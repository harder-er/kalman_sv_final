==> flow/design.v <==
`timescale 1ns / 1ps
interface MIBus_if #(parameter WIDTH=64);
    logic [WIDTH-1:0] data;
    logic             valid;
    logic             ctrl_flag;
    logic [3:0]       adjust_term;
    modport master (output data, valid, input ctrl_flag);
    modport slave  (input  data, valid, output ctrl_flag);
endinterface 
`timescale 1ns/1ps
module TimeParamsSeq #(
    parameter int DWIDTH = 64
)(
    input  logic                  clk,
    input  logic                  rst_n,
    input  logic                  start,
    input  logic [DWIDTH-1:0]     delta_t,
    output logic                  mul_req_valid,
    input  logic                  mul_req_ready,
    output logic [DWIDTH-1:0]     mul_req_a,
    output logic [DWIDTH-1:0]     mul_req_b,
    input  logic                  mul_resp_valid,
    output logic                  mul_resp_ready,
    input  logic [DWIDTH-1:0]     mul_resp_y,
    output logic [DWIDTH-1:0]     delta_t2,        
    output logic [DWIDTH-1:0]     dt2,             
    output logic [DWIDTH-1:0]     half_dt2,        
    output logic [DWIDTH-1:0]     three2_dt2,      
    output logic [DWIDTH-1:0]     half_dt3,        
    output logic [DWIDTH-1:0]     three_dt3,       
    output logic [DWIDTH-1:0]     sixth_dt3,       
    output logic [DWIDTH-1:0]     two3_dt3,        
    output logic [DWIDTH-1:0]     quarter_dt4,     
    output logic [DWIDTH-1:0]     sixth_dt4,       
    output logic [DWIDTH-1:0]     twive_dt4,       
    output logic [DWIDTH-1:0]     five12_dt4,      
    output logic [DWIDTH-1:0]     six_dt5,         
    output logic [DWIDTH-1:0]     twleve_dt5,      
    output logic [DWIDTH-1:0]     thirtysix_dt6,   
    output logic                  done,            
    output logic                  valid            
);
    localparam logic [DWIDTH-1:0] C_2_0    = 64'h4000_0000_0000_0000;  
    localparam logic [DWIDTH-1:0] C_0_5    = 64'h3fe0_0000_0000_0000;  
    localparam logic [DWIDTH-1:0] C_1_5    = 64'h3ff8_0000_0000_0000;  
    localparam logic [DWIDTH-1:0] C_0_333  = 64'h3fd5_5555_5555_5555;  
    localparam logic [DWIDTH-1:0] C_0_166  = 64'h3fc5_5555_5555_5555;  
    localparam logic [DWIDTH-1:0] C_0_666  = 64'h3fe5_5555_5555_5555;  
    localparam logic [DWIDTH-1:0] C_0_25   = 64'h3fd0_0000_0000_0000;  
    localparam logic [DWIDTH-1:0] C_0_0833 = 64'h3fb5_5555_5555_5555;  
    localparam logic [DWIDTH-1:0] C_0_416  = 64'h3fdb_6db6_db6d_b6db;  
    localparam logic [DWIDTH-1:0] C_0_0277 = 64'h3f72_2222_2222_2222;  
    logic [DWIDTH-1:0] dt_reg;
    logic [DWIDTH-1:0] dt_sq, dt_cu, dt_qu, dt_qi, dt_sx;
    typedef enum logic [5:0] {
        ST_IDLE,
        ST_REQ_DT_SQ,          ST_WAIT_DT_SQ,
        ST_REQ_2DT,            ST_WAIT_2DT,
        ST_REQ_HALF_DT2,       ST_WAIT_HALF_DT2,
        ST_REQ_THREE2_DT2,     ST_WAIT_THREE2_DT2,
        ST_REQ_DT_CU,          ST_WAIT_DT_CU,
        ST_REQ_HALF_DT3,       ST_WAIT_HALF_DT3,
        ST_REQ_THREE_DT3,      ST_WAIT_THREE_DT3,
        ST_REQ_SIXTH_DT3,      ST_WAIT_SIXTH_DT3,
        ST_REQ_TWO3_DT3,       ST_WAIT_TWO3_DT3,
        ST_REQ_DT_QU,          ST_WAIT_DT_QU,
        ST_REQ_QUARTER_DT4,    ST_WAIT_QUARTER_DT4,
        ST_REQ_SIXTH_DT4,      ST_WAIT_SIXTH_DT4,
        ST_REQ_TWIVE_DT4,      ST_WAIT_TWIVE_DT4,
        ST_REQ_FIVE12_DT4,     ST_WAIT_FIVE12_DT4,
        ST_REQ_DT_QI,          ST_WAIT_DT_QI,
        ST_REQ_SIX_DT5,        ST_WAIT_SIX_DT5,
        ST_REQ_TWLEVE_DT5,     ST_WAIT_TWLEVE_DT5,
        ST_REQ_DT_SX,          ST_WAIT_DT_SX,
        ST_REQ_THIRTYSIX_DT6,  ST_WAIT_THIRTYSIX_DT6
    } state_t;
    state_t st;
    function automatic logic is_wait_state(input state_t s);
        unique case (s)
            ST_WAIT_DT_SQ,
            ST_WAIT_2DT,
            ST_WAIT_HALF_DT2,
            ST_WAIT_THREE2_DT2,
            ST_WAIT_DT_CU,
            ST_WAIT_HALF_DT3,
            ST_WAIT_THREE_DT3,
            ST_WAIT_SIXTH_DT3,
            ST_WAIT_TWO3_DT3,
            ST_WAIT_DT_QU,
            ST_WAIT_QUARTER_DT4,
            ST_WAIT_SIXTH_DT4,
            ST_WAIT_TWIVE_DT4,
            ST_WAIT_FIVE12_DT4,
            ST_WAIT_DT_QI,
            ST_WAIT_SIX_DT5,
            ST_WAIT_TWLEVE_DT5,
            ST_WAIT_DT_SX,
            ST_WAIT_THIRTYSIX_DT6: is_wait_state = 1'b1;
            default:               is_wait_state = 1'b0;
        endcase
    endfunction
    always_comb begin
        mul_req_valid  = 1'b0;
        mul_req_a      = '0;
        mul_req_b      = '0;
        mul_resp_ready = is_wait_state(st);
        unique case (st)
            ST_REQ_DT_SQ: begin
                mul_req_valid = 1'b1; mul_req_a = dt_reg; mul_req_b = dt_reg;
            end
            ST_REQ_2DT: begin
                mul_req_valid = 1'b1; mul_req_a = C_2_0;  mul_req_b = dt_reg;
            end
            ST_REQ_HALF_DT2: begin
                mul_req_valid = 1'b1; mul_req_a = dt_sq;  mul_req_b = C_0_5;
            end
            ST_REQ_THREE2_DT2: begin
                mul_req_valid = 1'b1; mul_req_a = dt_sq;  mul_req_b = C_1_5;
            end
            ST_REQ_DT_CU: begin
                mul_req_valid = 1'b1; mul_req_a = dt_sq;  mul_req_b = dt_reg;
            end
            ST_REQ_HALF_DT3: begin
                mul_req_valid = 1'b1; mul_req_a = dt_cu;  mul_req_b = C_0_5;
            end
            ST_REQ_THREE_DT3: begin
                mul_req_valid = 1'b1; mul_req_a = dt_cu;  mul_req_b = C_0_333;
            end
            ST_REQ_SIXTH_DT3: begin
                mul_req_valid = 1'b1; mul_req_a = dt_cu;  mul_req_b = C_0_166;
            end
            ST_REQ_TWO3_DT3: begin
                mul_req_valid = 1'b1; mul_req_a = dt_cu;  mul_req_b = C_0_666;
            end
            ST_REQ_DT_QU: begin
                mul_req_valid = 1'b1; mul_req_a = dt_cu;  mul_req_b = dt_reg;
            end
            ST_REQ_QUARTER_DT4: begin
                mul_req_valid = 1'b1; mul_req_a = dt_qu;  mul_req_b = C_0_25;
            end
            ST_REQ_SIXTH_DT4: begin
                mul_req_valid = 1'b1; mul_req_a = dt_qu;  mul_req_b = C_0_166;
            end
            ST_REQ_TWIVE_DT4: begin
                mul_req_valid = 1'b1; mul_req_a = dt_qu;  mul_req_b = C_0_0833;
            end
            ST_REQ_FIVE12_DT4: begin
                mul_req_valid = 1'b1; mul_req_a = dt_qu;  mul_req_b = C_0_416;
            end
            ST_REQ_DT_QI: begin
                mul_req_valid = 1'b1; mul_req_a = dt_qu;  mul_req_b = dt_reg;
            end
            ST_REQ_SIX_DT5: begin
                mul_req_valid = 1'b1; mul_req_a = dt_qi;  mul_req_b = C_0_166;
            end
            ST_REQ_TWLEVE_DT5: begin
                mul_req_valid = 1'b1; mul_req_a = dt_qi;  mul_req_b = C_0_0833;
            end
            ST_REQ_DT_SX: begin
                mul_req_valid = 1'b1; mul_req_a = dt_qi;  mul_req_b = dt_reg;
            end
            ST_REQ_THIRTYSIX_DT6: begin
                mul_req_valid = 1'b1; mul_req_a = dt_sx;  mul_req_b = C_0_0277;
            end
            default: ;
        endcase
    end
    always_ff @(posedge clk or negedge rst_n) begin
        if (!rst_n) begin
            st            <= ST_IDLE;
            done          <= 1'b0;
            valid         <= 1'b0;
            dt_reg        <= '0;
            dt_sq         <= '0;
            dt_cu         <= '0;
            dt_qu         <= '0;
            dt_qi         <= '0;
            dt_sx         <= '0;
            delta_t2      <= '0;
            dt2           <= '0;
            half_dt2      <= '0;
            three2_dt2    <= '0;
            half_dt3      <= '0;
            three_dt3     <= '0;
            sixth_dt3     <= '0;
            two3_dt3      <= '0;
            quarter_dt4   <= '0;
            sixth_dt4     <= '0;
            twive_dt4     <= '0;
            five12_dt4    <= '0;
            six_dt5       <= '0;
            twleve_dt5    <= '0;
            thirtysix_dt6 <= '0;
        end else begin
            done <= 1'b0;
            if (start && (st == ST_IDLE)) begin
                dt_reg <= delta_t;
                st     <= ST_REQ_DT_SQ;
                valid  <= 1'b0;
            end else begin
                unique case (st)
                    ST_IDLE: begin end
                    ST_REQ_DT_SQ:      if (mul_req_valid && mul_req_ready) st <= ST_WAIT_DT_SQ;
                    ST_REQ_2DT:        if (mul_req_valid && mul_req_ready) st <= ST_WAIT_2DT;
                    ST_REQ_HALF_DT2:   if (mul_req_valid && mul_req_ready) st <= ST_WAIT_HALF_DT2;
                    ST_REQ_THREE2_DT2: if (mul_req_valid && mul_req_ready) st <= ST_WAIT_THREE2_DT2;
                    ST_REQ_DT_CU:      if (mul_req_valid && mul_req_ready) st <= ST_WAIT_DT_CU;
                    ST_REQ_HALF_DT3:   if (mul_req_valid && mul_req_ready) st <= ST_WAIT_HALF_DT3;
                    ST_REQ_THREE_DT3:  if (mul_req_valid && mul_req_ready) st <= ST_WAIT_THREE_DT3;
                    ST_REQ_SIXTH_DT3:  if (mul_req_valid && mul_req_ready) st <= ST_WAIT_SIXTH_DT3;
                    ST_REQ_TWO3_DT3:   if (mul_req_valid && mul_req_ready) st <= ST_WAIT_TWO3_DT3;
                    ST_REQ_DT_QU:      if (mul_req_valid && mul_req_ready) st <= ST_WAIT_DT_QU;
                    ST_REQ_QUARTER_DT4: if (mul_req_valid && mul_req_ready) st <= ST_WAIT_QUARTER_DT4;
                    ST_REQ_SIXTH_DT4:   if (mul_req_valid && mul_req_ready) st <= ST_WAIT_SIXTH_DT4;
                    ST_REQ_TWIVE_DT4:   if (mul_req_valid && mul_req_ready) st <= ST_WAIT_TWIVE_DT4;
                    ST_REQ_FIVE12_DT4:  if (mul_req_valid && mul_req_ready) st <= ST_WAIT_FIVE12_DT4;
                    ST_REQ_DT_QI:      if (mul_req_valid && mul_req_ready) st <= ST_WAIT_DT_QI;
                    ST_REQ_SIX_DT5:    if (mul_req_valid && mul_req_ready) st <= ST_WAIT_SIX_DT5;
                    ST_REQ_TWLEVE_DT5: if (mul_req_valid && mul_req_ready) st <= ST_WAIT_TWLEVE_DT5;
                    ST_REQ_DT_SX:      if (mul_req_valid && mul_req_ready) st <= ST_WAIT_DT_SX;
                    ST_REQ_THIRTYSIX_DT6: if (mul_req_valid && mul_req_ready) st <= ST_WAIT_THIRTYSIX_DT6;
                    ST_WAIT_DT_SQ: if (mul_resp_valid && mul_resp_ready) begin
                        dt_sq <= mul_resp_y; dt2 <= mul_resp_y; st <= ST_REQ_2DT;
                    end
                    ST_WAIT_2DT: if (mul_resp_valid && mul_resp_ready) begin
                        delta_t2 <= mul_resp_y; st <= ST_REQ_HALF_DT2;
                    end
                    ST_WAIT_HALF_DT2: if (mul_resp_valid && mul_resp_ready) begin
                        half_dt2 <= mul_resp_y; st <= ST_REQ_THREE2_DT2;
                    end
                    ST_WAIT_THREE2_DT2: if (mul_resp_valid && mul_resp_ready) begin
                        three2_dt2 <= mul_resp_y; st <= ST_REQ_DT_CU;
                    end
                    ST_WAIT_DT_CU: if (mul_resp_valid && mul_resp_ready) begin
                        dt_cu <= mul_resp_y; st <= ST_REQ_HALF_DT3;
                    end
                    ST_WAIT_HALF_DT3: if (mul_resp_valid && mul_resp_ready) begin
                        half_dt3 <= mul_resp_y; st <= ST_REQ_THREE_DT3;
                    end
                    ST_WAIT_THREE_DT3: if (mul_resp_valid && mul_resp_ready) begin
                        three_dt3 <= mul_resp_y; st <= ST_REQ_SIXTH_DT3;
                    end
                    ST_WAIT_SIXTH_DT3: if (mul_resp_valid && mul_resp_ready) begin
                        sixth_dt3 <= mul_resp_y; st <= ST_REQ_TWO3_DT3;
                    end
                    ST_WAIT_TWO3_DT3: if (mul_resp_valid && mul_resp_ready) begin
                        two3_dt3 <= mul_resp_y; st <= ST_REQ_DT_QU;
                    end
                    ST_WAIT_DT_QU: if (mul_resp_valid && mul_resp_ready) begin
                        dt_qu <= mul_resp_y; st <= ST_REQ_QUARTER_DT4;
                    end
                    ST_WAIT_QUARTER_DT4: if (mul_resp_valid && mul_resp_ready) begin
                        quarter_dt4 <= mul_resp_y; st <= ST_REQ_SIXTH_DT4;
                    end
                    ST_WAIT_SIXTH_DT4: if (mul_resp_valid && mul_resp_ready) begin
                        sixth_dt4 <= mul_resp_y; st <= ST_REQ_TWIVE_DT4;
                    end
                    ST_WAIT_TWIVE_DT4: if (mul_resp_valid && mul_resp_ready) begin
                        twive_dt4 <= mul_resp_y; st <= ST_REQ_FIVE12_DT4;
                    end
                    ST_WAIT_FIVE12_DT4: if (mul_resp_valid && mul_resp_ready) begin
                        five12_dt4 <= mul_resp_y; st <= ST_REQ_DT_QI;
                    end
                    ST_WAIT_DT_QI: if (mul_resp_valid && mul_resp_ready) begin
                        dt_qi <= mul_resp_y; st <= ST_REQ_SIX_DT5;
                    end
                    ST_WAIT_SIX_DT5: if (mul_resp_valid && mul_resp_ready) begin
                        six_dt5 <= mul_resp_y; st <= ST_REQ_TWLEVE_DT5;
                    end
                    ST_WAIT_TWLEVE_DT5: if (mul_resp_valid && mul_resp_ready) begin
                        twleve_dt5 <= mul_resp_y; st <= ST_REQ_DT_SX;
                    end
                    ST_WAIT_DT_SX: if (mul_resp_valid && mul_resp_ready) begin
                        dt_sx <= mul_resp_y; st <= ST_REQ_THIRTYSIX_DT6;
                    end
                    ST_WAIT_THIRTYSIX_DT6: if (mul_resp_valid && mul_resp_ready) begin
                        thirtysix_dt6 <= mul_resp_y;
                        valid         <= 1'b1;
                        done          <= 1'b1;
                        st            <= ST_IDLE;
                    end
                    default: st <= ST_IDLE;
                endcase
            end
        end
    end
endmodule
==> Step by step through the tools: TimeParamsSeq <==
Tool output for the design above, in the order of the flow.
Lines are those of the file above, counted from 1.
Cell names lack the library's common part.
{ "setup": {"top": "TimeParamsSeq", "clk_port": "clk", "cell_library": "sky130hd", "pvt_corner": "tt_025C_1v80"} }

==> Word-level counts <==
Yosys after proc, flatten, opt, wreduce and memory -nomap, before mapping. Memory bits, and registers merged into a memory's read port (data or address), are not among the register bits. Print and check cells are not counted. Equal cells are merged and count once.
Memory sizes are those after Yosys's memory passes, which may raise the word count (mostly to a power of two), join words into wider ones and drop unused or constant bits.
{ "classes": {"equal": 77, "n_mux": 49, "n_logic": 1, "reduce_and_logical": 36} }
{ "op_table": {"columns": ["cell", "count"], "rows": [
  ["case mux 64 bit (select 10 bit)", 1],
  ["case mux 64 bit (select 7 bit)", 1],
  ["case mux 6 bit (select 39 bit)", 1],
  ["2-to-1 mux 6 bit", 39],
  ["inequality test 3 bit with constant B", 38],
  ["== test 6 x 5 -> 1 bit with constant B", 16],
  ["AND reduction 3 bit", 19],
  ["== test 6 x 4 -> 1 bit with constant B", 8],
  ["== test 6 bit with constant B", 7],
  ["AND reduction 39 bit", 1],
  ["== test 6 x 3 -> 1 bit with constant B", 4],
  ["OR reduction 19 bit", 1],
  ["== test 6 x 2 -> 1 bit with constant B", 2],
  ["OR reduction 5 bit", 2],
  ["OR reduction 3 bit", 3],
  ["2-to-1 mux 1 bit", 7],
  ["== test 6 x 1 -> 1 bit with constant B", 1],
  ["logical NOT 6 bit", 1],
  ["OR reduction 6 bit", 1],
  ["nonzero test 2 bit", 2],
  ["OR reduction 2 bit", 2],
  ["logical AND 1 bit", 3],
  ["inequality test 2 bit with constant B", 1],
  ["AND reduction 2 bit", 1],
  ["inverter 1 bit", 1]
]} }
{ "bits": {"register_bits": 1288, "rom_bits": 64, "mem_count": 1, "inputBits": 133, "out_inout_bits": 1092} }
{ "memory_table": {"columns": ["name", "size", "word_bits", "read_ports", "wr", "line", "text"], "rows": [
  ["(no name shown)", 64, 1, 1, 0, 79, "unique case (s)"]
]} }

==> Longest topological paths <==
Depth = most cells in a row (Yosys ltp): at word level without a register or memory, in the mapped netlist without a sequential cell, where the memories' decode and read muxes count.
{ "logic_depth": {"word_depth": 7, "ABC_AREA": 0, "mapped_depth": 8, "mapped_depth_nobuf": 4} }

==> Synthesis result <==
Source: synth_stat.txt of the flow (Yosys; design flattened, memories mapped). It holds for the ABC_AREA given above (unset counts as 0); a run with the other value may have another netlist.
{ "mapped": {"cells": 3495, "synth_area_um2": 51647.0, "flip_flops": 1288, "buf_cells": 334} }
{ "by_type": {"columns": ["cell_type", "count"], "rows": [
  ["dfrtp_1", 1288],
  ["mux2_2", 1243],
  ["clkbuf_1", 221],
  ["nand2_1", 209],
  ["a222oi_1", 63],
  ["mux2_4", 38],
  ["o22a_1", 63],
  ["nand3_1", 67],
  ["a21o_1", 40],
  ["buf_1", 74],
  ["buf_2", 34],
  ["o21ai_0", 26],
  ["inv_1", 20],
  ["nor2_1", 19],
  ["and2_1", 10],
  ["buf_6", 5],
  ["nor2b_1", 8],
  ["and3b_1", 4]
]} }
Other cell types: 39; their cells: 63.

==> Worst setup path after synthesis <==
OpenSTA on the mapped netlist: ideal clock, no wires. The path of least setup slack (recovery checks aside). Input and output delay are each 20% of the period. Register names are those of the netlist, which keeps one name where synthesis merged equal registers.
{ "synth_path": {"path_type": "reg-to-output", "startpoint": "reg st[5]", "endpoint": "out mul_req_a[21]", "clock_period_ps": 2450, "output_delay_ps": 490, "t_first_pin_ps": 0, "arrival_ps": 1988, "required_time_ps": 1960, "slack_ps": -28, "path_delay_ps": 1988, "stages": 8, "path_buffers": 3, "period_less_setup_slack_ps": 2478} }
"path_delay_ps" = arrival - input delay + setup time.
A path that ends at an output port has no setup time.
"stages" counts driving pins, that of a launching flip-flop among them; a cell with two outputs on the path counts twice.
"period_less_setup_slack_ps" = period - worst setup slack (recovery checks aside). The figure is calculated, with input and output delays left at 20% of the set period.
Between the ends stands the longest chain of elaborated cells between them, by number of cells; it is not shown to be the way that was timed. Of several equally long chains one is given.
Each line given opens the expression or statement behind the cell; cells for indexed reads and writes are added by Yosys, which also makes memories of some case tables.
A register here has more assigning lines than the two given.
{ "synth_between": {"path_cell_list": "dfrtp_1 -> buf_2 -> or4bb_1 -> nor2_1 -> buf_2 -> buf_1 -> a222oi_1 -> nand3_1", "elab_chain_cells": 3, "cone_cells": 24, "cone_classes": "eq/ne: 19; mux: 1; reduce/logical: 4"} }
{ "synth_rtl": {"columns": ["element", "line", "text"], "rows": [
  ["start: declaration", 77, "state_t st;"],
  ["start: assignment", 170, "st            <= ST_IDLE;"],
  ["start: assignment", 198, "st     <= ST_REQ_DT_SQ;"],
  ["== test 6 bit", 107, "unique case (st)"],
  ["OR reduction 3 bit", null, null],
  ["case mux 64 bit (select 7 bit)", 107, null],
  ["end: declaration", 20, "output logic [DWIDTH-1:0]     mul_req_a,"]
]} }

==> Path in the finished layout <==
Path of least setup slack in the final report of stored run 1 (OpenROAD, finished layout, wires in). Where an end is a register, its clock arrival counts in the times.
The report prints the path's times to 10 ps; the period is as set.
{ "layout_path": {"path_type": "reg-to-output", "startpoint": "reg st[2]", "endpoint": "out mul_req_a[57]", "clock_period_ps": 3500, "output_delay_ps": 700, "t_first_pin_ps": 890, "arrival_ps": 3130, "required_time_ps": 2800, "slack_ps": -330, "stages": 8, "path_buffers": 3} }
Between the ends stands the longest chain of elaborated cells between them, by number of cells; it is not shown to be the way that was timed. Of several equally long chains one is given.
A register here has more assigning lines than the two given.
{ "layout_between": {"path_cell_list": "dfrtp_2 -> or4bb_4 -> nor2_4 -> buf_12 -> buf_6 -> a222oi_1 -> nand3_1 -> buf_12", "elab_chain_cells": 3, "cone_cells": 24, "cone_classes": "eq/ne: 19; mux: 1; reduce/logical: 4"} }
{ "layout_rtl": {"columns": ["element", "line", "text"], "rows": [
  ["start: declaration", 77, "state_t st;"],
  ["start: assignment", 170, "st            <= ST_IDLE;"],
  ["start: assignment", 198, "st     <= ST_REQ_DT_SQ;"],
  ["== test 6 bit", 107, "unique case (st)"],
  ["OR reduction 3 bit", null, null],
  ["case mux 64 bit (select 7 bit)", 107, null],
  ["end: declaration", 20, "output logic [DWIDTH-1:0]     mul_req_a,"]
]} }

Add stored flow runs of TimeParamsSeq

Top module TimeParamsSeq; platform sky130hd; tools Yosys and OpenROAD; 2 stored runs in no particular order. Input and output delays are each 20% of the period that was set; the output load is 0.01 pF.
"achieved_period_ps" = clock period - worst setup slack. The figure is calculated, with input and output delays left at 20% of the set period.
"worst_path_ps": the worst setup path's part of the clock period (all of it between registers, 20% less for each end at a port) less its slack. A launch clock that arrives late makes it longer, a capture clock that arrives late makes it shorter.
"totalPower_mw" is the tool's figure for a default switching activity; nothing was simulated.
"worst_path_ps" is known to 10 ps.
[
  {
    "run": "stored run 1",
    "settings": { "period_ns": 3.5, "CORE_UTILIZATION": 15, "SETUP_SLACK_MARGIN": 0.96, "PLACE_DENSITY_LB_ADDON": 0.18, "CELL_PAD_IN_SITES_DETAIL_PLACEMENT": 2, "GPL_TIMING_DRIVEN": 1, "GPL_ROUTABILITY_DRIVEN": 1, "CAP_MARGIN": 5, "SLEW_MARGIN": 10, "MAX_ROUTING_LAYER": "met5", "CORE_MARGIN": 2 },
    "results": { "utilization_pct": 23.1, "achieved_period_ps": 3831, "final_stdcell_area_um2": 79179.7, "totalPower_mw": 71.937, "worst_path_ps": 3130, "worstPathKind": "reg-to-output", "synth_area_um2": 51647.0, "die_footprint_um2": 349021.0, "worst_setup_slack_ps": -331, "worst_hold_slack_ps": 436, "tns_setup_ps": -20362 }
  },
  {
    "run": "stored run 2",
    "settings": { "period_ns": 2.72, "CORE_UTILIZATION": 49, "SETUP_SLACK_MARGIN": 0.59, "PLACE_DENSITY": 0.66, "CORE_ASPECT_RATIO": 1.54, "CELL_PAD_IN_SITES_GLOBAL_PLACEMENT": 3, "TNS_END_PERCENT": 70, "GPL_ROUTABILITY_DRIVEN": 1, "CTS_CLUSTER_SIZE": 62, "CTS_CLUSTER_DIAMETER": 120, "MAX_ROUTING_LAYER": "met5", "CAP_MARGIN": 20, "CORE_MARGIN": 2, "SLEW_MARGIN": 20 },
    "outcome": "stopped before the end: placement reported PPL-0024"
  }
]
