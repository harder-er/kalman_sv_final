==> flow/design.v <==
`timescale 1ns / 1ps
interface MIBus_if #(parameter WIDTH=64);
    logic [WIDTH-1:0] data;
    logic             valid;
    logic             ctrl_flag;
    logic [3:0]       adjust_term;
    modport master (output data, valid, input ctrl_flag);
    modport slave  (input  data, valid, output ctrl_flag);
endinterface 
`timescale 1ns / 1ps
module AXI_Matrix_Loader #(
    parameter ADDR_WIDTH = 12,
    parameter DATA_WIDTH = 64
)(
    input  logic                     S_AXI_ACLK,
    input  logic                     S_AXI_ARESETN,
    input  logic [ADDR_WIDTH-1:0]    S_AXI_AWADDR,
    input  logic                     S_AXI_AWVALID,
    output logic                     S_AXI_AWREADY,
    input  logic [DATA_WIDTH-1:0]    S_AXI_WDATA,
    input  logic [(DATA_WIDTH/8)-1:0] S_AXI_WSTRB,
    input  logic                     S_AXI_WVALID,
    output logic                     S_AXI_WREADY,
    output logic [1:0]               S_AXI_BRESP,
    output logic                     S_AXI_BVALID,
    input  logic                     S_AXI_BREADY,
    output logic [DATA_WIDTH-1:0]    matrix_data,
    output logic [9:0]               matrix_row,
    output logic [9:0]               matrix_col,
    output logic                     matrix_wr_en,
    output logic [1:0]               matrix_sel   
);
    enum logic [2:0] {IDLE, WRITE_ADDR, WRITE_DATA, WRITE_RESP} axi_state;
    always_ff @(posedge S_AXI_ACLK) begin
        if (!S_AXI_ARESETN) begin
            axi_state <= IDLE;
            matrix_wr_en <= 0;
            S_AXI_AWREADY <= 0;
            S_AXI_WREADY <= 0;
            S_AXI_BVALID <= 0;
        end else begin
            case (axi_state)
                IDLE: begin
                    S_AXI_AWREADY <= 1;
                    if (S_AXI_AWVALID) begin
                        matrix_sel <= S_AXI_AWADDR[ADDR_WIDTH-1:ADDR_WIDTH-2];
                        matrix_row <= S_AXI_AWADDR[9:0] / 12;  
                        matrix_col <= S_AXI_AWADDR[9:0] % 12;  
                        axi_state <= WRITE_ADDR;
                    end
                end
                WRITE_ADDR: begin
                    S_AXI_AWREADY <= 0;
                    S_AXI_WREADY <= 1;
                    axi_state <= WRITE_DATA;
                end
                WRITE_DATA: begin
                    if (S_AXI_WVALID) begin
                        matrix_data <= S_AXI_WDATA;
                        matrix_wr_en <= 1;
                        S_AXI_WREADY <= 0;
                        axi_state <= WRITE_RESP;
                    end
                end
                WRITE_RESP: begin
                    matrix_wr_en <= 0;
                    S_AXI_BVALID <= 1;
                    S_AXI_BRESP <= 2'b00;  
                    if (S_AXI_BREADY) begin
                        S_AXI_BVALID <= 0;
                        axi_state <= IDLE;
                    end
                end
            endcase
        end
    end
endmodule
Tool chain data of AXI_Matrix_Loader
What the tools print for AXI_Matrix_Loader, step after step.
Line numbers count from 1 in the design file above.
Operators carry their Yosys type and port widths (W data, S select, Z words).
Library cell names are shortened.
Not given: -

set-up
  top module = AXI_Matrix_Loader
  clock = S_AXI_ACLK
  library = sky130hd
  library corner = tt_025C_1v80

Word-level counts
Source: Yosys, flattened and elaborated, memories not mapped. Widths are those after wreduce. Registers that Yosys merges into a memory's read port (data or address) are not register bits. Print and check cells do not count. Equal cells are merged and count once.

operators by class
  div/mod/pow operators = 2
  eq/ne operators = 6
  muxes and demuxes = 10
  reductions and logical operators = 10

operators with widths
  kind                     number
  $div A10 B4 Y32 const B  1
  $mod A10 B4 Y32 const B  1
  $pmux W3 S4              1
  $mux W3                  3
  $ne A2 B2 Y1 const B     3
  $reduce_bool A2 Y1       3
  $eq A3 B2 Y1 const B     2
  $reduce_and A3 Y1        2
  $pmux W1 S2              3
  $reduce_and A2 Y1        2
  $reduce_and A4 Y1        1
  $reduce_bool A4 Y1       1
  $eq A3 B1 Y1 const B     1
  $logic_not A3 Y1         1
  $mux W1                  3

storage and ports
  bits in registers = 93
  bits of input ports = 89
  output and inout bits = 92
  cells after elaboration = 37

Logic depth
Yosys ltp: most cells in a row. Word level: on the elaborated netlist, between registers, memories and ports. Mapped: between sequential cells and ports; inverters and the memories' decode and read muxes count.

logic depth
  depth after elaboration = 3
  ABC_AREA = 0
  gate-level depth with buffers = 14
  mapped depth without buffers = 11

Mapped cells and area
Yosys stat after the flow's synthesis: flattened, memories mapped to cells. It holds for the ABC_AREA given above (unset counts as 0); a run with the other value may have another netlist.

cells by type
  type      number  total area (µm²)
  edfxtp_1  83      2492.39
  dfxtp_1   8       160.154
  nor2_1    22      82.579
  buf_4     10      75.072
  a21oi_1   13      65.062
  o21ai_0   13      65.062
  nand2_1   16      60.058
  nand2b_1  9       56.304
  nor2b_1   9       56.304
  mux2i_1   5       50.048
  and3_1    7       43.792
  a31oi_4   2       42.541
  a211oi_2  3       37.536
  o21a_1    5       37.536
  clkbuf_1  9       33.782
  o22ai_1   5       31.28
  a211oi_1  4       30.029
  a21o_1    4       30.029

Other cell types: 63; their cells: 110.

mapped netlist
  mapped cells = 337
  chip area (Yosys) = 4346.7 µm²
  sequential part of the area = 2652.5 µm²
  flip-flops = 91
  buffers = 26

Path before layout
Path of least setup slack by OpenSTA after synthesis, without wires, with an ideal clock, recovery checks aside; 20% of the period is set as input and as output delay. Where synthesis merged equal registers, the netlist keeps one of their names.

timing post-synthesis
  kind = input-to-reg
  from = input port S_AXI_AWADDR[8]
  to = register matrix_col[6]
  clock period = 3.52 ns
  arrival time = 3.294 ns
  setup slack = -0.036 ns
  delay of the path = 2.852 ns
  stages = 14
  buffers on the path = 3
  synthesis period reached = 3.556 ns

"delay of the path" is the arrival time less input delay plus setup time.
"stages": output pins that drive a net of the path, with the launching flip-flop's if there is one; two outputs of one cell count as two.
"synthesis period reached" = period - worst setup slack (recovery checks aside). The figure is calculated, with input and output delays left at 20% of the set period.
Between the ends stands the longest chain of elaborated cells between them, by number of cells; it is not shown to be the way that was timed. Of several equally long chains one is given.
Each line given opens the expression or statement behind the cell; cells for indexed reads and writes are added by Yosys, which also makes memories of some case tables.

between the ends, post-synthesis
  path through = clkbuf_1 -> clkbuf_1 -> ha_1 -> buf_2 -> nand3b_4 -> a22o_1 -> nand4_1 -> o2111ai_2 -> nand2_2 -> inv_2 -> a2111oi_2 -> nor3_1 -> o22ai_1 -> mux2_1
  cells in the longest elaborated chain = 1

RTL lines, path post-synthesis
  item                RTL line  RTL
  start: declaration  17        input  logic [ADDR_WIDTH-1:0]    S_AXI_AWADDR,
  $mod A10 B4 Y32     48        matrix_col <= S_AXI_AWADDR[9:0] % 12;
  end: assignment     48
  end: declaration    29        output logic [9:0]               matrix_col,

Timing after layout
From the final timing report of record 2: the path of least setup slack in the routed layout; clock arrival at registers is part of the times.

timing post-layout
  kind = input-to-reg
  from = input port S_AXI_AWADDR[9]
  to = register matrix_col[2]
  clock period = 3.11 ns
  arrival time = 3.41 ns
  setup slack = -0.19 ns
  stages = 13
  buffers on the path = 4

Between the ends stands the longest chain of elaborated cells between them, by number of cells; it is not shown to be the way that was timed. Of several equally long chains one is given.

between the ends, post-layout
  path through = buf_2 -> buf_2 -> buf_4 -> nor2b_1 -> a2bb2oi_1 -> and3_1 -> nor2_1 -> o21ai_0 -> a211o_1 -> o221a_4 -> buf_4 -> nor3_2 -> xnor2_1
  cells in the longest elaborated chain = 1

RTL lines, path post-layout
  item                RTL line  RTL
  start: declaration  17        input  logic [ADDR_WIDTH-1:0]    S_AXI_AWADDR,
  $mod A10 B4 Y32     48        matrix_col <= S_AXI_AWADDR[9:0] % 12;
  end: assignment     48
  end: declaration    29        output logic [9:0]               matrix_col,

Top module AXI_Matrix_Loader; platform sky130hd; tools Yosys and OpenROAD; 2 stored runs in no particular order. Input and output delays are each 20% of the period that was set; the output load is 0.01 pF.
"achieved clock period (ns)" = clock period - worst setup slack. The figure is calculated, with input and output delays left at 20% of the set period.
"worst setup path time (ns)" is the time allowed to the run's worst setup path (the clock period less input and output delay, where it has them) less its slack. Clock arrival times count: a late capture clock shortens it, a late launch clock lengthens it.
"finish__power__total" is the tool's figure for a default switching activity; nothing was simulated.

settings of record 1
{
  "period_ns": 7.66,
  "CORE_UTILIZATION": 63,
  "SETUP_SLACK_MARGIN": 2.05,
  "PLACE_DENSITY": 0.36,
  "CELL_PAD_IN_SITES_GLOBAL_PLACEMENT": 3,
  "GPL_TIMING_DRIVEN": 1,
  "GPL_ROUTABILITY_DRIVEN": 1,
  "CTS_CLUSTER_SIZE": 67,
  "CAP_MARGIN": 20,
  "CORE_MARGIN": 2,
  "SLEW_MARGIN": 20
}
report of record 1: did not finish, place, GPL-0301

settings of record 2
{
  "period_ns": 3.11,
  "CORE_UTILIZATION": 55,
  "SETUP_SLACK_MARGIN": -0.12,
  "PLACE_DENSITY_LB_ADDON": 0.3,
  "HOLD_SLACK_MARGIN": -0.09,
  "CORE_MARGIN": 9,
  "GPL_TIMING_DRIVEN": 0,
  "CAP_MARGIN": 40,
  "MAX_ROUTING_LAYER": "met5",
  "SLEW_MARGIN": 20
}
report of record 2
yosys chip area after synthesis (um^2): 4346.7
finish__design__die__area: 11427.6
finish__design__instance__area__stdcell: 6698.9
finish__design__instance__utilization: 0.8995
finish__timing__setup__ws: -0.193
finish__timing__setup__tns: -1.037
finish__timing__hold__ws: 0.534
finish__power__total: 2.823e-03
achieved clock period (ns): 3.303
worst setup path time (ns): 2.68
worst setup path kind: input-to-reg
