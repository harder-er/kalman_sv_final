==> flow/design.v <==
`timescale 1ns / 1ps
interface MIBus_if #(parameter WIDTH=64);
    logic [WIDTH-1:0] data;
    logic             valid;
    logic             ctrl_flag;
    logic [3:0]       adjust_term;
    modport master (output data, valid, input ctrl_flag);
    modport slave  (input  data, valid, output ctrl_flag);
endinterface 
`timescale 1ns / 1ps
module KF_ControlUnit (
    input  logic         clk,
    input  logic         rst_n,
    input  logic         start,
    input  logic         Init_Valid,
    input  logic         SP_Done,
    input  logic         SCU_Done_s,
    input  logic         SCU_Done_p,
    input  logic         CKG_Done,
    input  logic         SCO_Valid,
    input  logic         MDI_Valid,
    input  logic         End_valid,
    output logic         en_init,
    output logic         en_sp,
    output logic         en_ckg,
    output logic         en_scu,
    output logic         en_sco,
    output logic         finish
);
    logic start_d, start_seen, has_run;
    logic init_valid_locked;
    logic sp_done_locked;
    logic ckg_done_locked;
    logic mdi_valid_locked;
    logic scu_done_s_locked;
    logic scu_done_p_locked;
    logic sco_valid_locked;
    logic end_valid_locked;
    typedef enum logic [2:0] {
        S_IDLE = 3'd0,         
        S_INIT = 3'd1,         
        S_SP   = 3'd2,         
        S_CKG  = 3'd3,         
        S_MDI  = 3'd4,         
        S_SCU  = 3'd5,         
        S_SCO  = 3'd6          
    } state_t;
    state_t current_state, next_state;
    always_ff @(posedge clk or negedge rst_n) begin
        if (!rst_n) begin
            start_d    <= 1'b0;
            start_seen <= 1'b0;
            has_run    <= 1'b0;
            init_valid_locked   <= 1'b0;
            sp_done_locked      <= 1'b0;
            ckg_done_locked     <= 1'b0;
            mdi_valid_locked    <= 1'b0;
            scu_done_s_locked   <= 1'b0;
            scu_done_p_locked   <= 1'b0;
            sco_valid_locked    <= 1'b0;
            end_valid_locked    <= 1'b0;
        end else begin
            start_d <= start;
            if (start && !start_d)
                start_seen <= 1'b1;
            if (has_run && next_state == S_IDLE && current_state != S_IDLE)
                has_run <= 1'b0;   
            if (start_seen && current_state != S_IDLE)
                has_run <= 1'b1;   
            if (finish)
                start_seen <= 1'b0;
            if (next_state == S_IDLE) begin
                init_valid_locked   <= 1'b0;
                sp_done_locked      <= 1'b0;
                ckg_done_locked     <= 1'b0;
                mdi_valid_locked    <= 1'b0;
                scu_done_s_locked   <= 1'b0;
                scu_done_p_locked   <= 1'b0;
                sco_valid_locked    <= 1'b0;
                end_valid_locked    <= 1'b0;
            end else begin
                if (current_state == S_INIT) begin
                    if (Init_Valid)
                        init_valid_locked <= 1'b1;
                end else if (next_state != S_INIT)
                    init_valid_locked <= 1'b0;
                if (current_state == S_SP) begin
                    if (SP_Done)
                        sp_done_locked <= 1'b1;
                end else if (next_state != S_SP)
                    sp_done_locked <= 1'b0;
                if (current_state == S_CKG) begin
                    if (CKG_Done)
                        ckg_done_locked <= 1'b1;
                end else if (next_state != S_CKG)
                    ckg_done_locked <= 1'b0;
                if (current_state == S_MDI) begin
                    if (MDI_Valid)
                        mdi_valid_locked <= 1'b1;
                end else if (next_state != S_MDI)
                    mdi_valid_locked <= 1'b0;
                if (current_state == S_SCU) begin
                    if (SCU_Done_s)
                        scu_done_s_locked <= 1'b1;
                    if (SCU_Done_p)
                        scu_done_p_locked <= 1'b1;
                end else if (next_state != S_SCU) begin
                    scu_done_s_locked <= 1'b0;
                    scu_done_p_locked <= 1'b0;
                end
                if (current_state == S_SCO) begin
                    if (SCO_Valid)
                        sco_valid_locked <= 1'b1;
                    if (End_valid)
                        end_valid_locked <= 1'b1;
                end else if (next_state != S_SCO) begin
                    sco_valid_locked <= 1'b0;
                    end_valid_locked <= 1'b0;
                end
            end
        end
    end
    always_ff @(posedge clk or negedge rst_n) begin
        if (!rst_n)
            current_state <= S_IDLE;
        else
            current_state <= next_state;
    end
    logic scu_done_all;
    assign scu_done_all = scu_done_s_locked & scu_done_p_locked;
    always_comb begin
        next_state = current_state;
        unique case (current_state)
            S_IDLE: begin
                if (start_seen)
                    next_state = S_INIT;
                else
                    next_state = S_IDLE;
            end
            S_INIT: begin
                if (init_valid_locked)
                    next_state = S_SP;
                else
                    next_state = S_INIT;
            end
            S_SP: begin
                if (sp_done_locked)
                    next_state = S_CKG;
                else
                    next_state = S_SP;
            end
            S_CKG: begin
                if (ckg_done_locked)
                    next_state = S_MDI;        
                else
                    next_state = S_CKG;
            end
            S_MDI: begin
                if (mdi_valid_locked)
                    next_state = S_SCU;
                else
                    next_state = S_MDI;
            end
            S_SCU: begin
                if (scu_done_all)
                    next_state = S_SCO;        
                else
                    next_state = S_SCU;
            end
            S_SCO: begin
                if (sco_valid_locked)
                    next_state = S_SP;         
                else if (end_valid_locked)
                    next_state = S_IDLE;       
                else
                    next_state = S_SCO;
            end
            default: next_state = S_IDLE;
        endcase
    end
    always_comb begin
        en_init = 1'b0;
        en_sp   = 1'b0;
        en_ckg  = 1'b0;
        en_scu  = 1'b0;
        en_sco  = 1'b0;
        finish  = 1'b0;
        unique case (current_state)
            S_IDLE: finish  = has_run ? 1'b1 : 1'b0;   
            S_INIT: en_init = 1'b1;
            S_SP:   en_sp   = 1'b1;
            S_CKG:  en_ckg  = 1'b1;
            S_MDI:   ;    
            S_SCU:  en_scu  = 1'b1;
            S_SCO:  en_sco  = 1'b1;
            default: ;
        endcase
    end
endmodule
### Tool chain data of KF_ControlUnit

What the tools print for KF_ControlUnit, step after step.
Lines are those of the file above, counted from 1.
Operators carry their Yosys type and port widths (W data, S select, Z words).
Cell names lack the library's common part.
A cell with n/a has no value.

| inputs | value |
|---|---|
| top module | KF_ControlUnit |
| clock | clk |
| cell library | sky130hd |
| timing corner | tt_025C_1v80 |

### Word level

Source: Yosys, flattened and elaborated, memories not mapped. Widths are those after wreduce. Registers that Yosys merges into a memory's read port (data or address) are not register bits. Print and check cells do not count. Equal cells are merged and count once.

| bit counts | value |
|---|---|
| cells after elaboration | 107 |
| register bits | 14 |
| bits of input ports | 11 |
| output and inout bits | 6 |

| operators by class | value |
|---|---|
| reduce/logical cells | 24 |
| mux-type cells | 50 |
| equal/unequal tests | 20 |
| bitwise gates (word level) | 1 |

Operator list:

| cell | number |
|---|---|
| $mux W1 | 44 |
| $ne A3 B3 Y1 const B | 11 |
| $reduce_bool A3 Y1 | 7 |
| $pmux W3 S7 | 1 |
| $reduce_and A2 Y1 | 8 |
| $eq A3 B3 Y1 const B | 3 |
| $mux W3 | 3 |
| $eq A3 B2 Y1 const B | 2 |
| $ne A3 B2 Y1 const B | 2 |
| $logic_not A3 Y1 | 2 |
| $logic_and A1 B1 Y1 | 4 |
| $reduce_bool A2 Y1 | 2 |
| $mux W2 | 2 |
| $eq A3 B1 Y1 const B | 1 |
| $ne A3 B1 Y1 const B | 1 |
| $and A1 B1 Y1 | 1 |
| $logic_not A1 Y1 | 1 |

### Logic depth

Longest topological path by Yosys (ltp), each cell counted once; first at word level (registers and memories cut), then after technology mapping (sequential cells cut; the memories' decode and read muxes count).

| depth | value |
|---|---|
| depth in word-level cells | 8 |
| ABC_AREA | 0 |
| gate-level depth with buffers | 7 |
| gate-level depth less buffers | 6 |

### Synthesis result

The flow's flattened synthesis, as Yosys stat reports it; memories are mapped. The netlist is that of the ABC_AREA named above (0 if unset); the other value can give another one.

| mapped netlist | value |
|---|---|
| sequential area | 350.3 µm² |
| cell area after synthesis | 805.8 µm² |
| flip-flops | 14 |
| standard cells after synthesis | 76 |
| buffers | 4 |

Cells by type:

| type | number | total area (µm²) |
|---|---|---|
| dfrtp_1 | 14 | 350.336 |
| a221oi_4 | 1 | 26.275 |
| nor2_1 | 7 | 26.275 |
| a21oi_1 | 5 | 25.024 |
| a22oi_4 | 1 | 21.27 |
| nor3b_4 | 1 | 18.768 |
| inv_1 | 4 | 15.014 |
| nor3b_1 | 2 | 15.014 |
| o31ai_1 | 2 | 15.014 |
| clkbuf_8 | 1 | 13.763 |
| a31oi_1 | 2 | 12.512 |
| o31ai_2 | 1 | 12.512 |
| buf_6 | 1 | 11.261 |
| inv_2 | 3 | 11.261 |
| mux2_1 | 1 | 11.261 |
| nand3b_2 | 1 | 11.261 |
| a21bo_2 | 1 | 10.01 |
| a32o_1 | 1 | 10.01 |

Other cell types: 23; their cells: 27.

### Worst setup path after synthesis

Source: OpenSTA report_checks on the synthesized netlist (no wires, ideal clock, input and output delay 20% of the period each), path of least setup slack; recovery checks are left aside. Register names are those of the netlist, which keeps one name where synthesis merged equal registers.

| timing path post-synthesis | value |
|---|---|
| path type | reg2reg |
| start | register current_state[2] |
| end | register init_valid_locked |
| stages | 6 |
| path slack | 0.371 ns |
| buffers on the path | 0 |
| setup time | 0.120 ns |
| time at the first pin | 0.000 ns |
| data arrival time | 1.420 ns |
| required time | 1.790 ns |
| delay of the path | 1.540 ns |
| clock period | 1.91 ns |
| period reached after synthesis | 1.539 ns |

"delay of the path" is the arrival time less input delay plus setup time.
"stages" counts driving pins, that of a launching flip-flop among them; a cell with two outputs on the path counts twice.
"period reached after synthesis" = period - worst setup slack (recovery checks aside). The figure is calculated, with input and output delays left at 20% of the set period.
Between the ends stands the longest chain of elaborated cells between them, by number of cells; it is not shown to be the way that was timed. Of several equally long chains one is given.
Each line given opens the expression or statement behind the cell; cells for indexed reads and writes are added by Yosys, which also makes memories of some case tables.
A register here has more assigning lines than the two given.

| between the ends, post-synthesis | value |
|---|---|
| path through | dfrtp_1 -> mux2_1 -> a22o_1 -> a221oi_4 -> inv_2 -> a31o_1 |
| cells in the longest elaborated chain | 6 |
| elaborated cells between the ends (all ways) | 16 |
| those cells by class | eq/ne: 8; mux: 4; reduce/logical: 4 |

Ends and longest elaborated chain, post-synthesis:

| what | line | source |
|---|---|---|
| start: declaration | 48 | `state_t current_state, next_state;` |
| start: assignment | 125 | `current_state <= S_IDLE;` |
| start: assignment | 127 | `current_state <= next_state;` |
| $eq A3 B3 Y1 | 133 | `unique case (current_state)` |
| $pmux W3 S7 | 133 |  |
| $ne A3 B1 Y1 | 85 | `end else if (next_state != S_INIT)` |
| $mux W1 | 85 |  |
| $mux W1 | 82 | `if (current_state == S_INIT) begin` |
| $mux W1 | 72 | `if (next_state == S_IDLE) begin` |
| end: assignment | 73 | `init_valid_locked   <= 1'b0;` |
| end: assignment | 84 | `init_valid_locked <= 1'b1;` |
| end: declaration | 31 | `logic init_valid_locked;` |

Nets of the timed path that keep an RTL name, with a line that drives or declares them; the list need not be complete.

Named nets, post-synthesis:

| signal | line |
|---|---|
| next_state[0] | 133 |

### Path in the finished layout

From the final timing report of run A: the path of least setup slack in the routed layout; clock arrival at registers is part of the times.

| timing path after layout | value |
|---|---|
| path type | reg2reg |
| start | register current_state[2] |
| end | register init_valid_locked |
| stages | 7 |
| clock period | 1.6 ns |
| time at the first pin | 0.28 ns |
| buffers on the path | 1 |
| setup time | 0.10 ns |
| required time | 1.78 ns |
| data arrival time | 1.90 ns |
| path slack | -0.12 ns |

Between the ends stands the longest chain of elaborated cells between them, by number of cells; it is not shown to be the way that was timed. Of several equally long chains one is given.
A register here has more assigning lines than the two given.

| between the ends, after layout | value |
|---|---|
| path through | dfrtp_2 -> buf_6 -> mux2_4 -> a22o_4 -> a221oi_4 -> inv_2 -> a31o_1 |
| cells in the longest elaborated chain | 6 |
| elaborated cells between the ends (all ways) | 16 |
| those cells by class | eq/ne: 8; mux: 4; reduce/logical: 4 |

Ends and longest elaborated chain, after layout:

| what | line | source |
|---|---|---|
| start: declaration | 48 | `state_t current_state, next_state;` |
| start: assignment | 125 | `current_state <= S_IDLE;` |
| start: assignment | 127 | `current_state <= next_state;` |
| $eq A3 B3 Y1 | 133 | `unique case (current_state)` |
| $pmux W3 S7 | 133 |  |
| $ne A3 B1 Y1 | 85 | `end else if (next_state != S_INIT)` |
| $mux W1 | 85 |  |
| $mux W1 | 82 | `if (current_state == S_INIT) begin` |
| $mux W1 | 72 | `if (next_state == S_IDLE) begin` |
| end: assignment | 73 | `init_valid_locked   <= 1'b0;` |
| end: assignment | 84 | `init_valid_locked <= 1'b1;` |
| end: declaration | 31 | `logic init_valid_locked;` |

Nets of the timed path that keep an RTL name, with a line that drives or declares them; the list need not be complete.

Named nets, after layout:

| signal | line |
|---|---|
| next_state[0] | 133 |

Add stored flow runs of KF_ControlUnit

Module KF_ControlUnit, platform sky130hd: 2 stored runs of the flow (Yosys, OpenROAD) with differing settings, in no particular order. Input and output delays are each 20% of the period that was set; the output load is 0.01 pF.
By "clock period achieved" is meant the clock period of the run minus its worst setup slack. This is arithmetic on one report: input and output delays are still those of the set period (20% each).
"total power of the final layout": no workload was simulated; the value follows from the tool's default switching activity.
A setting shown as n/a is not set for that run.

| name | run A | run B |
|---|---|---|
| period_ns | 1.6 | 0.898 |
| SETUP_SLACK_MARGIN | 0.33 | 0.05 |
| CAP_MARGIN | 20 | 20 |
| CORE_MARGIN | 2 | 2 |
| CORE_UTILIZATION | 40 | 15 |
| SLEW_MARGIN | 20 | 5 |
| PLACE_DENSITY_LB_ADDON | n/a | 0.26 |
| CORE_ASPECT_RATIO | n/a | 1.77 |
| GPL_TIMING_DRIVEN | n/a | 0 |
| GPL_ROUTABILITY_DRIVEN | n/a | 0 |
| MAX_ROUTING_LAYER | n/a | met4 |
| full die area (µm²) | 2389.2 | 5998.2 |
| clock period achieved (ns) | 1.716 | 1.602 |
| setup slack of the worst path (ns) | -0.116 | -0.704 |
| chip area after synthesis (Yosys) (µm²) | 805.8 | 805.8 |
| total power of the final layout (mW) | 2.700 | 4.722 |
| standard-cell area after routing (µm²) | 1368.8 | 1305.0 |
